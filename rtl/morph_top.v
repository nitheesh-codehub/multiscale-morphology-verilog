==> flow/design.v <==
`timescale 1ns / 1ps
module line_buffer_3x3 #(
    parameter IMG_W = 256
)(
    input  wire        clk,
    input  wire        rst,
    input  wire [7:0]  pixel_in,
    output wire [7:0]  w0,w1,w2,w3,w4,w5,w6,w7,w8
);
    reg [7:0] line1 [0:IMG_W-1];
    reg [7:0] line2 [0:IMG_W-1];
    reg [7:0] p0,p1,p2;
    integer i;
    always @(posedge clk or posedge rst) begin
        if (rst) begin
            p0<=0; p1<=0; p2<=0;
            for (i=0;i<IMG_W;i=i+1) begin
                line1[i]<=0; line2[i]<=0;
            end
        end else begin
            p2<=p1; p1<=p0; p0<=pixel_in;
            for (i=IMG_W-1;i>0;i=i-1) begin
                line2[i]<=line2[i-1];
                line1[i]<=line1[i-1];
            end
            line2[0]<=line1[0];
            line1[0]<=pixel_in;
        end
    end
    assign w0=line2[2]; assign w1=line2[1]; assign w2=line2[0];
    assign w3=line1[2]; assign w4=line1[1]; assign w5=line1[0];
    assign w6=p2;       assign w7=p1;       assign w8=p0;
endmodule
module line_buffer_5x5 #(
    parameter IMG_W = 256
)(
    input  wire        clk,
    input  wire        rst,
    input  wire [7:0]  pixel_in,
    output wire [7:0] w0,  w1,  w2,  w3,  w4,
    output wire [7:0] w5,  w6,  w7,  w8,  w9,
    output wire [7:0] w10, w11, w12, w13, w14,
    output wire [7:0] w15, w16, w17, w18, w19,
    output wire [7:0] w20, w21, w22, w23, w24
);
    reg [7:0] line [0:3][0:IMG_W-1];
    reg [7:0] p0,p1,p2,p3,p4;
    integer i,j;
    always @(posedge clk or posedge rst) begin
        if (rst) begin
            p0<=0; p1<=0; p2<=0; p3<=0; p4<=0;
            for (j=0;j<4;j=j+1)
                for (i=0;i<IMG_W;i=i+1)
                    line[j][i] <= 0;
        end else begin
            p4<=p3; p3<=p2; p2<=p1; p1<=p0; p0<=pixel_in;
            for (j=3;j>0;j=j-1)
                for (i=IMG_W-1;i>0;i=i-1)
                    line[j][i] <= line[j][i-1];
            for (i=IMG_W-1;i>0;i=i-1)
                line[0][i] <= line[0][i-1];
            line[3][0] <= line[2][0];
            line[2][0] <= line[1][0];
            line[1][0] <= line[0][0];
            line[0][0] <= pixel_in;
        end
    end
    assign w0=line[3][4];  assign w1=line[3][3];  assign w2=line[3][2];  assign w3=line[3][1];  assign w4=line[3][0];
    assign w5=line[2][4];  assign w6=line[2][3];  assign w7=line[2][2];  assign w8=line[2][1];  assign w9=line[2][0];
    assign w10=line[1][4]; assign w11=line[1][3]; assign w12=line[1][2]; assign w13=line[1][1]; assign w14=line[1][0];
    assign w15=line[0][4]; assign w16=line[0][3]; assign w17=line[0][2]; assign w18=line[0][1]; assign w19=line[0][0];
    assign w20=p4;         assign w21=p3;         assign w22=p2;         assign w23=p1;         assign w24=p0;
endmodule
module morph_dilate_3x3(
    input  wire [7:0] w0,w1,w2,w3,w4,w5,w6,w7,w8,
    output reg  [7:0] out
);
    always @(*) begin
        out=w0;
        if(w1>out)out=w1; if(w2>out)out=w2; if(w3>out)out=w3;
        if(w4>out)out=w4; if(w5>out)out=w5; if(w6>out)out=w6;
        if(w7>out)out=w7; if(w8>out)out=w8;
    end
endmodule
module morph_dilate_5x5(
    input wire [7:0] w0, w1, w2, w3, w4,
    input wire [7:0] w5, w6, w7, w8, w9,
    input wire [7:0] w10,w11,w12,w13,w14,
    input wire [7:0] w15,w16,w17,w18,w19,
    input wire [7:0] w20,w21,w22,w23,w24,
    output reg [7:0] out
);
    always @(*) begin
        out = w0;
        if(w1>out)out=w1; if(w2>out)out=w2; if(w3>out)out=w3; if(w4>out)out=w4;
        if(w5>out)out=w5; if(w6>out)out=w6; if(w7>out)out=w7; if(w8>out)out=w8; if(w9>out)out=w9;
        if(w10>out)out=w10; if(w11>out)out=w11; if(w12>out)out=w12; if(w13>out)out=w13; if(w14>out)out=w14;
        if(w15>out)out=w15; if(w16>out)out=w16; if(w17>out)out=w17; if(w18>out)out=w18; if(w19>out)out=w19;
        if(w20>out)out=w20; if(w21>out)out=w21; if(w22>out)out=w22; if(w23>out)out=w23; if(w24>out)out=w24;
    end
endmodule
module morph_edge_enhance(
    input  wire [7:0] pixel,
    input  wire [7:0] dilate,
    input  wire [7:0] erode,
    output wire [7:0] edge_out
);
    wire [7:0] yd, ye, emax, emin, diff;
    wire [8:0] sum;
    assign yd = (dilate > pixel) ? (dilate - pixel) : 8'd0;
    assign ye = (pixel > erode)  ? (pixel - erode)  : 8'd0;
    assign emax = (yd > ye) ? yd : ye;
    assign emin = (yd < ye) ? yd : ye;
    assign diff = emax - emin;
    assign sum = yd + ye + (diff >> 1);
    assign edge_out = (sum > 255) ? 8'hFF : sum[7:0];
endmodule
module morph_erode_3x3(
    input  wire [7:0] w0,w1,w2,w3,w4,w5,w6,w7,w8,
    output reg  [7:0] out
);
    always @(*) begin
        out=w0;
        if(w1<out)out=w1; if(w2<out)out=w2; if(w3<out)out=w3;
        if(w4<out)out=w4; if(w5<out)out=w5; if(w6<out)out=w6;
        if(w7<out)out=w7; if(w8<out)out=w8;
    end
endmodule
module morph_erode_5x5(
    input wire [7:0] w0, w1, w2, w3, w4,
    input wire [7:0] w5, w6, w7, w8, w9,
    input wire [7:0] w10,w11,w12,w13,w14,
    input wire [7:0] w15,w16,w17,w18,w19,
    input wire [7:0] w20,w21,w22,w23,w24,
    output reg [7:0] out
);
    always @(*) begin
        out = w0;
        if(w1<out)out=w1; if(w2<out)out=w2; if(w3<out)out=w3; if(w4<out)out=w4;
        if(w5<out)out=w5; if(w6<out)out=w6; if(w7<out)out=w7; if(w8<out)out=w8; if(w9<out)out=w9;
        if(w10<out)out=w10; if(w11<out)out=w11; if(w12<out)out=w12; if(w13<out)out=w13; if(w14<out)out=w14;
        if(w15<out)out=w15; if(w16<out)out=w16; if(w17<out)out=w17; if(w18<out)out=w18; if(w19<out)out=w19;
        if(w20<out)out=w20; if(w21<out)out=w21; if(w22<out)out=w22; if(w23<out)out=w23; if(w24<out)out=w24;
    end
endmodule
module morph_top_multiscale #(
    parameter IMG_W = 256
)(
    input  wire        clk,
    input  wire        rst,
    input  wire [7:0]  pixel_in,
    output reg  [7:0]  pixel_out
);
    wire [7:0] w0,w1,w2,w3,w4,w5,w6,w7,w8;
    wire [7:0] dilate_3, erode_3, edge_3;
    line_buffer_3x3 u_lb3 (
        .clk(clk), .rst(rst), .pixel_in(pixel_in),
        .w0(w0), .w1(w1), .w2(w2),
        .w3(w3), .w4(w4), .w5(w5),
        .w6(w6), .w7(w7), .w8(w8)
    );
    morph_dilate_3x3 u_d3 (
        w0,w1,w2,w3,w4,w5,w6,w7,w8,
        dilate_3
    );
    morph_erode_3x3 u_e3 (
        w0,w1,w2,w3,w4,w5,w6,w7,w8,
        erode_3
    );
    morph_edge_enhance u_edge3 (
        .pixel(pixel_in),
        .dilate(dilate_3),
        .erode(erode_3),
        .edge_out(edge_3)
    );
    wire [7:0]
        w50,w51,w52,w53,w54,
        w55,w56,w57,w58,w59,
        w510,w511,w512,w513,w514,
        w515,w516,w517,w518,w519,
        w520,w521,w522,w523,w524;
    wire [7:0] dilate_5, erode_5, edge_5;
    line_buffer_5x5 u_lb5 (
        .clk(clk), .rst(rst), .pixel_in(pixel_in),
        .w0(w50),  .w1(w51),  .w2(w52),  .w3(w53),  .w4(w54),
        .w5(w55),  .w6(w56),  .w7(w57),  .w8(w58),  .w9(w59),
        .w10(w510),.w11(w511),.w12(w512),.w13(w513),.w14(w514),
        .w15(w515),.w16(w516),.w17(w517),.w18(w518),.w19(w519),
        .w20(w520),.w21(w521),.w22(w522),.w23(w523),.w24(w524)
    );
    morph_dilate_5x5 u_d5 (
        w50,w51,w52,w53,w54,
        w55,w56,w57,w58,w59,
        w510,w511,w512,w513,w514,
        w515,w516,w517,w518,w519,
        w520,w521,w522,w523,w524,
        dilate_5
    );
    morph_erode_5x5 u_e5 (
        w50,w51,w52,w53,w54,
        w55,w56,w57,w58,w59,
        w510,w511,w512,w513,w514,
        w515,w516,w517,w518,w519,
        w520,w521,w522,w523,w524,
        erode_5
    );
    morph_edge_enhance u_edge5 (
        .pixel(pixel_in),
        .dilate(dilate_5),
        .erode(erode_5),
        .edge_out(edge_5)
    );
    wire [8:0] fuse_sum;
    wire [7:0] edge_fused;
    assign fuse_sum   = edge_3 + edge_5;
    assign edge_fused = fuse_sum >> 1;    
    reg [31:0] pix_cnt;
    wire       valid_pipe;
    assign valid_pipe = (pix_cnt > (IMG_W * 5));  
    initial begin
        pixel_out = 8'd0;
        pix_cnt   = 32'd0;
    end
    always @(posedge clk) begin
        if (rst) begin
            pixel_out <= 8'd0;
            pix_cnt   <= 32'd0;
        end else begin
            pix_cnt <= pix_cnt + 1;
            if (valid_pipe)
                pixel_out <= edge_fused;
            else
                pixel_out <= 8'd0;    
        end
    end
endmodule
# From RTL to reports: morph_top_multiscale

The steps from the RTL of morph_top_multiscale to its reports follow in flow order.
Lines are those of the file above, counted from 1.
Operators: Yosys type, input widths -> output width; for muxes data width and select width s.
Library cell names are shortened.
The mark -- stands for no value.

Design top: morph_top_multiscale
Clock input: clk
Library: sky130hd
Timing corner: tt_025C_1v80

# Word-level counts

Source: Yosys, flattened and elaborated. Widths are those after wreduce. Registers that Yosys merges into a memory's read port (data or address) are not register bits. Print and check cells do not count. Equal cells are merged and count once.

Bits in registers: 104
Bits of input ports: 10
Output and inout port bits: 8
Cells after elaboration: 173

Add/subtract/negate cells: 12
Magnitude comparators: 75
Muxes and demuxes: 74
Bitwise gates (word level): 1
Reductions and logical operators: 1

Operator list:

| cell                  | number |
| $mux 8                | 74 |
| $gt 8x8->1            | 38 |
| $lt 8x8->1            | 34 |
| $sub 8x8->8           | 6 |
| $add 32x1->32 const B | 1 |
| $gt 32x11->1 const B  | 1 |
| $add 8x8->9           | 3 |
| $add 9x7->9           | 2 |
| $gt 9x8->1 const B    | 2 |
| $reduce_or 2->1       | 1 |
| $not 1->1             | 1 |

# Longest topological paths

Yosys ltp: most cells in a row. Word level: on the elaborated netlist, between registers, memories and ports. Mapped: between sequential cells and ports; inverters and the memories' decode and read muxes count.

Word-level depth: 57
ABC_AREA: 0
Gate-level depth with buffers: 328
Mapped depth without buffers: 311

# Mapped cells and area

Source: synth_stat.txt of the flow (Yosys; design flattened, memories mapped). It holds for the ABC_AREA given above (unset counts as 0); a run with the other value may have another netlist.
The area totals of this step are shown rounded.

Cell types:

| cell     | number |
| ha_1     | 509 |
| a21oi_1  | 328 |
| dfrtp_1  | 64 |
| inv_1    | 374 |
| o21ai_0  | 243 |
| nor2_1   | 289 |
| a21o_1   | 144 |
| mux2i_1  | 107 |
| nand2_1  | 232 |
| mux2_2   | 74 |
| dfxtp_1  | 40 |
| o21a_1   | 66 |
| fa_1     | 23 |
| xnor2_1  | 46 |
| xor2_1   | 46 |
| nor2b_1  | 58 |
| nand3_1  | 67 |
| nand2b_1 | 53 |

Other cell types: 104; their cells: 736.

Standard cells after synthesis: 3499
Chip area (Yosys): 26400 um2
Area of sequential cells: 2400 um2
Flip-flop cells: 104
Buffer cells: 115

By module: a second synthesis without flattening, with its own total; a netlist apart from the flattened one above.

Cells (unflattened synthesis): 4360
Area (unflattened synthesis): 33000 um2

Each row is one instance without its submodules.

By module:

| module               | times used | cells | area (um2) | sequential area (um2) |
| morph_dilate_5x5     | 1          | 1281  | 8850       | 0.0 |
| morph_erode_5x5      | 1          | 1227  | 8500       | 0.0 |
| morph_edge_enhance   | 2          | 258   | 1930       | 0.0 |
| morph_dilate_3x3     | 1          | 416   | 3080       | 0.0 |
| morph_erode_3x3      | 1          | 392   | 2770       | 0.0 |
| line_buffer_5x5      | 1          | 201   | 2630       | 1600 |
| morph_top_multiscale | 1          | 254   | 2160       | 801 |
| line_buffer_3x3      | 1          | 73    | 1100       | 801 |

# Worst setup path after synthesis

Path of least setup slack by OpenSTA after synthesis, without wires, with an ideal clock, recovery checks aside; 20% of the period is set as input and as output delay. Where synthesis merged equal registers, the netlist keeps one of their names.

Kind: flip-flop to flip-flop
From: reg u_lb5.line
To: reg pixel_out[7]
Clock period: 57900 ps
Launch time at the first pin: 0 ps
Arrival time: 52524 ps
Slack: 5261 ps
Path delay: 52639 ps
Stages on the path: 313
Synthesis period reached: 52639 ps

"path delay" is the arrival time less input delay plus setup time.
"stages on the path": output pins that drive a net of the path, with the launching flip-flop's if there is one; two outputs of one cell count as two.
"synthesis period reached" is the clock period less the worst setup slack; recovery checks do not enter. This is arithmetic on one report: input and output delays are still those of the set period (20% each).
An end named without its bit number is one bit of that signal or, where synthesis recoded a state register, one of its new flip-flops.
Between the ends stands the longest chain of elaborated cells between them, by number of cells; it is not shown to be the way that was timed. Of several equally long chains one is given.
A line is the first line of the expression or statement that the cell stems from. Yosys adds cells for indexed reads and writes and turns some case tables into memories.
A register here has more assigning lines than the two given.

Cells stage by stage: dfrtp_1 ha_1 nor2b_2 o211ai_1 a211oi_2 nor2_2 mux2i_1 ha_1 a21o_1 a21o_1 a21o_1 a21oi_1 o21ai_1 nor2_1 a21oi_1 o21ai_0 o31ai_1 clkbuf_1 (+277 left out) fa_1 inv_1 ha_1 inv_1 o21bai_1 a21oi_1 o21bai_1 a21oi_1 xor2_1 a22oi_1 fa_1 a21o_1 a21o_1 a21o_1 a21oi_1 nor2b_1 o21a_1 o21a_1
Cells in the longest elaborated chain: 57

RTL lines, path after synthesis:

| element            | RTL line | text |
| start: declaration | 46       | `reg [7:0] line [0:3][0:IMG_W-1];` |
| start: assignment  | 54       | `line[j][i] <= 0;` |
| start: assignment  | 59       | `line[j][i] <= line[j][i-1];` |
| $gt 8x8->1         | 95       | `if(w1>out)out=w1; if(w2>out)out=w2; if(w3>out)out=w3; if(w4>out)out=w4;` |
| $mux 8             | 95       |  |
| $gt 8x8->1         | 95       |  |
| $mux 8             | 95       |  |
| $gt 8x8->1         | 95       |  |
| $mux 8             | 95       |  |
| $gt 8x8->1         | 95       |  |
| (+43 left out)     | --       |  |
| $gt 8x8->1         | 112      | `assign emax = (yd > ye) ? yd : ye;` |
| $mux 8             | 112      |  |
| $sub 8x8->8        | 114      | `assign diff = emax - emin;` |
| $add 9x7->9        | 115      | `assign sum = yd + ye + (diff >> 1);` |
| $gt 9x8->1         | 116      | `assign edge_out = (sum > 255) ? 8'hFF : sum[7:0];` |
| $mux 8             | 116      |  |
| $add 8x8->9        | 215      | `assign fuse_sum   = edge_3 + edge_5;` |
| end: assignment    | 226      | `pixel_out <= 8'd0;` |
| end: assignment    | 231      | `pixel_out <= edge_fused;` |
| end: declaration   | 152      | `output reg  [7:0]  pixel_out` |

# Worst path after layout

Path of least setup slack in the final report of run 1 (OpenROAD, finished layout, wires in). Where an end is a register, its clock arrival counts in the times.
The report prints the path's times to 10 ps; the period is as set.

Kind: flip-flop to flip-flop
From: reg u_lb5.line
To: reg pixel_out[6]
Clock period: 34400 ps
Launch time at the first pin: 400 ps
Arrival time: 50860 ps
Slack: -16180 ps
Stages on the path: 306

An end named without its bit number is one bit of that signal or, where synthesis recoded a state register, one of its new flip-flops.
Between the ends stands the longest chain of elaborated cells between them, by number of cells; it is not shown to be the way that was timed. Of several equally long chains one is given.
A register here has more assigning lines than the two given.

Cells stage by stage: dfrtp_1 inv_1 ha_1 nor2b_4 o211ai_1 a211oi_2 nor2_4 mux2i_2 ha_1 a21o_1 a21o_1 a21o_1 a21oi_4 o21ai_2 nor2_2 a21oi_2 o21ai_2 o31ai_2 (+270 left out) fa_1 inv_1 ha_1 a21oi_2 o21bai_1 a21oi_2 xor2_2 buf_4 nand2b_1 ha_1 a21o_1 a21o_1 a21o_1 a21o_1 a21o_1 a21oi_2 xnor2_1 and2_1
Cells in the longest elaborated chain: 57

RTL lines, path after layout:

| element            | RTL line | text |
| start: declaration | 46       | `reg [7:0] line [0:3][0:IMG_W-1];` |
| start: assignment  | 54       | `line[j][i] <= 0;` |
| start: assignment  | 59       | `line[j][i] <= line[j][i-1];` |
| $gt 8x8->1         | 95       | `if(w1>out)out=w1; if(w2>out)out=w2; if(w3>out)out=w3; if(w4>out)out=w4;` |
| $mux 8             | 95       |  |
| $gt 8x8->1         | 95       |  |
| $mux 8             | 95       |  |
| $gt 8x8->1         | 95       |  |
| $mux 8             | 95       |  |
| $gt 8x8->1         | 95       |  |
| (+43 left out)     | --       |  |
| $gt 8x8->1         | 112      | `assign emax = (yd > ye) ? yd : ye;` |
| $mux 8             | 112      |  |
| $sub 8x8->8        | 114      | `assign diff = emax - emin;` |
| $add 9x7->9        | 115      | `assign sum = yd + ye + (diff >> 1);` |
| $gt 9x8->1         | 116      | `assign edge_out = (sum > 255) ? 8'hFF : sum[7:0];` |
| $mux 8             | 116      |  |
| $add 8x8->9        | 215      | `assign fuse_sum   = edge_3 + edge_5;` |
| end: assignment    | 226      | `pixel_out <= 8'd0;` |
| end: assignment    | 231      | `pixel_out <= edge_fused;` |
| end: declaration   | 152      | `output reg  [7:0]  pixel_out` |

Subject: morph_top_multiscale on sky130hd, stored results

Hello all,

2 stored runs of morph_top_multiscale in the flow (synthesis by Yosys, layout by OpenROAD, sky130hd cells), in arbitrary order. Constraints: input delay and output delay 20% of the set period each, output load 0.01 pF.
"clock period achieved" = clock period - worst setup slack. The figure is calculated, with input and output delays left at 20% of the set period.
"worst path time" = time allowed to the worst setup path (clock period - input delay - output delay, where it has them) - its slack; a late launch clock adds to it, a late capture clock takes from it.
"worst path time" is given in steps of 10 ps.
Results are given in rounded form.

## Run 1

==> flow/run.sh <==
#!/bin/bash
# the make line also repeats the synthesis and layout settings of config.mk as NAME=value (left out here)
make -C /OpenROAD-flow-scripts/flow DESIGN_CONFIG=/design/flow/config.mk WORK_HOME=/design/flow/orfs CLKGATE_MAP_FILE= finish
==> flow/config.mk <==
export PLATFORM = sky130hd
export DESIGN_NAME = morph_top_multiscale
export DESIGN_NICKNAME = morph_top_multiscale
export VERILOG_FILES = /design/flow/design.v
export SDC_FILE = /design/flow/constraint.sdc
export NUM_CORES = 4
export LEC_CHECK = 0
export CAP_MARGIN = 20
export CORE_MARGIN = 9
export CORE_UTILIZATION = 51
export CTS_CLUSTER_SIZE = 85
export GPL_ROUTABILITY_DRIVEN = 1
export MIN_ROUTING_LAYER = met1
export PLACE_DENSITY_LB_ADDON = 0.26
export SLEW_MARGIN = 0
==> flow/constraint.sdc <==
create_clock -name core_clock -period 34.4 [get_ports {clk}]
set_input_delay 6.8800 -clock core_clock [delete_from_list [all_inputs] [get_ports {clk}]]
set_output_delay 6.8800 -clock core_clock [all_outputs]
set_load 0.01 [all_outputs]

| result of run 1 | value |
|---|---|
| netlist area reported by Yosys | 26400 um2 |
| area of the die | 60200 um2 |
| standard-cell area of the final layout | 36200 um2 |
| utilization after routing | 71.7% |
| setup slack of the critical path | -16200 ps |
| summed negative setup slack | -127000 ps |
| worst hold slack in the final report | 472 ps |
| clock period achieved | 50578 ps |
| worst path time | 50580 ps |
| worst setup path kind | flip-flop to flip-flop |

## Run 2

==> flow/run.sh <==
#!/bin/bash
# the make line also repeats the synthesis and layout settings of config.mk as NAME=value (left out here)
make -C /OpenROAD-flow-scripts/flow DESIGN_CONFIG=/design/flow/config.mk WORK_HOME=/design/flow/orfs CLKGATE_MAP_FILE= finish
==> flow/config.mk <==
export PLATFORM = sky130hd
export DESIGN_NAME = morph_top_multiscale
export DESIGN_NICKNAME = morph_top_multiscale
export VERILOG_FILES = /design/flow/design.v
export SDC_FILE = /design/flow/constraint.sdc
export NUM_CORES = 4
export LEC_CHECK = 0
export ABC_AREA = 0
export CAP_MARGIN = 20
export CELL_PAD_IN_SITES_GLOBAL_PLACEMENT = 3
export CORE_ASPECT_RATIO = 1.61
export CORE_MARGIN = 10
export CORE_UTILIZATION = 45
export CTS_CLUSTER_DIAMETER = 32
export CTS_CLUSTER_SIZE = 96
export MIN_ROUTING_LAYER = met1
export PLACE_DENSITY_LB_ADDON = 0.04
export SLEW_MARGIN = 5
export TNS_END_PERCENT = 5
==> flow/constraint.sdc <==
create_clock -name core_clock -period 94.8 [get_ports {clk}]
set_input_delay 18.9600 -clock core_clock [delete_from_list [all_inputs] [get_ports {clk}]]
set_output_delay 18.9600 -clock core_clock [all_outputs]
set_load 0.01 [all_outputs]

Run 2: unfinished; error FLW-0024 in placement

Thanks
